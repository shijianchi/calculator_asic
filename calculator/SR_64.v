==> flow/design.v <==
module SR_64(clk, S, data_in, data_out); 
	input clk;
	input [1:0] S;
	input [63:0] data_in; 
	output [63:0] data_out; 
	reg [63:0] tmp; 
  	always @(posedge clk) 
    	begin 
		case(S)
		2'b01: tmp <= data_in;
		2'b10: tmp <= tmp<<1;
		2'b11: tmp <= tmp>>1;
		default: tmp <= tmp;
		endcase
	end 
	assign data_out = tmp ;
endmodule 
==> Step by step through the tools: SR_64 <==
The steps from the RTL of SR_64 to its reports follow in flow order.
Lines are those of the file above, counted from 1.
{ "inputs": {"design": "SR_64", "clock": "clk", "library": "sky130hd", "corner": "tt_025C_1v80"} }

==> After elaboration <==
Yosys after proc, flatten, opt, wreduce and memory -nomap, before mapping. Memory bits, and registers merged into a memory's read port (data or address), are not among the register bits. Print and check cells are not counted. Equal cells are merged and count once.
{ "op_classes": {"equal": 3, "mux": 1, "reduce_logical": 1} }
{ "ops": {"columns": ["operator", "count"], "rows": [
  ["case mux 64 bit (select 3 bit)", 1],
  ["equality test 2 bit with constant B", 2],
  ["nonzero test 3 bit", 1],
  ["equality test 2 x 1 -> 1 bit with constant B", 1]
]} }
{ "word_totals": {"regBits": 64} }

==> Depth <==
Longest topological path by Yosys (ltp), each cell counted once; first at word level (registers and memories cut), then after technology mapping (sequential cells cut; the memories' decode and read muxes count).
{ "depth": {"depth_word": 2, "abc_area": 0, "depth_mapped": 4} }

==> Mapped cells and area <==
Yosys stat after the flow's synthesis: flattened, memories mapped to cells. It holds for the ABC_AREA given above (unset counts as 0); a run with the other value may have another netlist.
{ "by_type": {"columns": ["type", "count", "type_area_um2"], "rows": [
  ["sky130_fd_sc_hd__edfxtp_1", 64, 1.92E+03],
  ["sky130_fd_sc_hd__mux2i_1", 62, 620.595],
  ["sky130_fd_sc_hd__a21oi_1", 62, 310.298],
  ["sky130_fd_sc_hd__nor2_1", 62, 232.723],
  ["sky130_fd_sc_hd__buf_6", 6, 67.565],
  ["sky130_fd_sc_hd__clkbuf_1", 8, 30.029],
  ["sky130_fd_sc_hd__buf_2", 4, 20.019],
  ["sky130_fd_sc_hd__buf_4", 2, 15.014],
  ["sky130_fd_sc_hd__o21ai_1", 2, 10.01],
  ["sky130_fd_sc_hd__inv_1", 2, 7.507],
  ["sky130_fd_sc_hd__nand3b_1", 1, 7.507],
  ["sky130_fd_sc_hd__or2_1", 1, 6.256],
  ["sky130_fd_sc_hd__nand3_1", 1, 5.005],
  ["sky130_fd_sc_hd__buf_1", 1, 3.754]
]} }
{ "synth_totals": {"stdcells": 278, "area_um2": 3258.1, "ff_cells": 64, "n_buf": 21} }

==> Path before layout <==
OpenSTA on the mapped netlist: ideal clock, no wires. The path of least setup slack (recovery checks aside). Input and output delay are each 20% of the period. Register names are those of the netlist, which keeps one name where synthesis merged equal registers.
{ "synth_timing": {"kind": "input-to-reg", "startpoint": "in S[0]", "endpoint": "reg tmp[0]", "tclk_ns": 3.71, "input_delay_ns": 0.742, "setup_time_ns": 0.426, "t_first_pin_ns": 0.742, "arrival_time_ns": 2.484, "required_time_ns": 3.284, "setup_slack_ns": 0.800, "path_delay_ns": 2.168, "stages": 3, "period_less_setup_slack_ns": 2.91} }
"path_delay_ns" is the arrival time less input delay plus setup time.
"stages" counts driving pins, that of a launching flip-flop among them; a cell with two outputs on the path counts twice.
"period_less_setup_slack_ns" is the clock period less the worst setup slack; recovery checks do not enter. This is arithmetic on one report: input and output delays are still those of the set period (20% each).
The rows between start and end are the longest chain of elaborated cells between them; the timing report does not say that the signal goes this way. Where chains are equally long, one stands for them.
A line is the first line of the expression or statement that the cell stems from. Yosys adds cells for indexed reads and writes and turns some case tables into memories.
At most two assigning lines are given for a register; there are more.
Only ways into the end's enable, where the timed path ends, are counted here.
{ "synth_between": {"cell_sequence": "sky130_fd_sc_hd__buf_6 sky130_fd_sc_hd__buf_6 sky130_fd_sc_hd__or2_1", "elab_chain_len": 2} }
{ "synth_lines": {"columns": ["element", "line_no", "text"], "rows": [
  ["start: declaration", 3, "input [1:0] S;"],
  ["equality test 2 bit", 9, "case(S)"],
  ["nonzero test 3 bit", null, null],
  ["end: assignment", 10, "2'b01: tmp <= data_in;"],
  ["end: assignment", 11, "2'b10: tmp <= tmp<<1;"],
  ["end: declaration", 6, "reg [63:0] tmp;"]
]} }

Appendix: runs

Below are 2 stored runs of the flow (Yosys, OpenROAD; platform sky130hd) on SR_64, each with its settings, unordered. Constraints: input delay and output delay 20% of the set period each, output load 0.01 pF.

settings of job 1
{
  "period_ns": 2.94,
  "CORE_UTILIZATION": 71,
  "PLACE_DENSITY": 0.76,
  "CELL_PAD_IN_SITES_GLOBAL_PLACEMENT": 0,
  "TNS_END_PERCENT": 35,
  "CTS_CLUSTER_DIAMETER": 55,
  "CAP_MARGIN": 15,
  "CORE_MARGIN": 2,
  "SLEW_MARGIN": 20
}
report of job 1: did not finish, place, GPL-0301

settings of job 2
{
  "period_ns": 3.03,
  "CORE_UTILIZATION": 65,
  "SETUP_SLACK_MARGIN": 0.53,
  "PLACE_DENSITY_LB_ADDON": 0.13,
  "CELL_PAD_IN_SITES_DETAIL_PLACEMENT": 0,
  "CTS_CLUSTER_SIZE": 29,
  "CTS_CLUSTER_DIAMETER": 291,
  "SLEW_MARGIN": 10,
  "MIN_ROUTING_LAYER": "met1",
  "CAP_MARGIN": 20,
  "CORE_MARGIN": 2
}
report of job 2: did not finish, place, FLW-0024
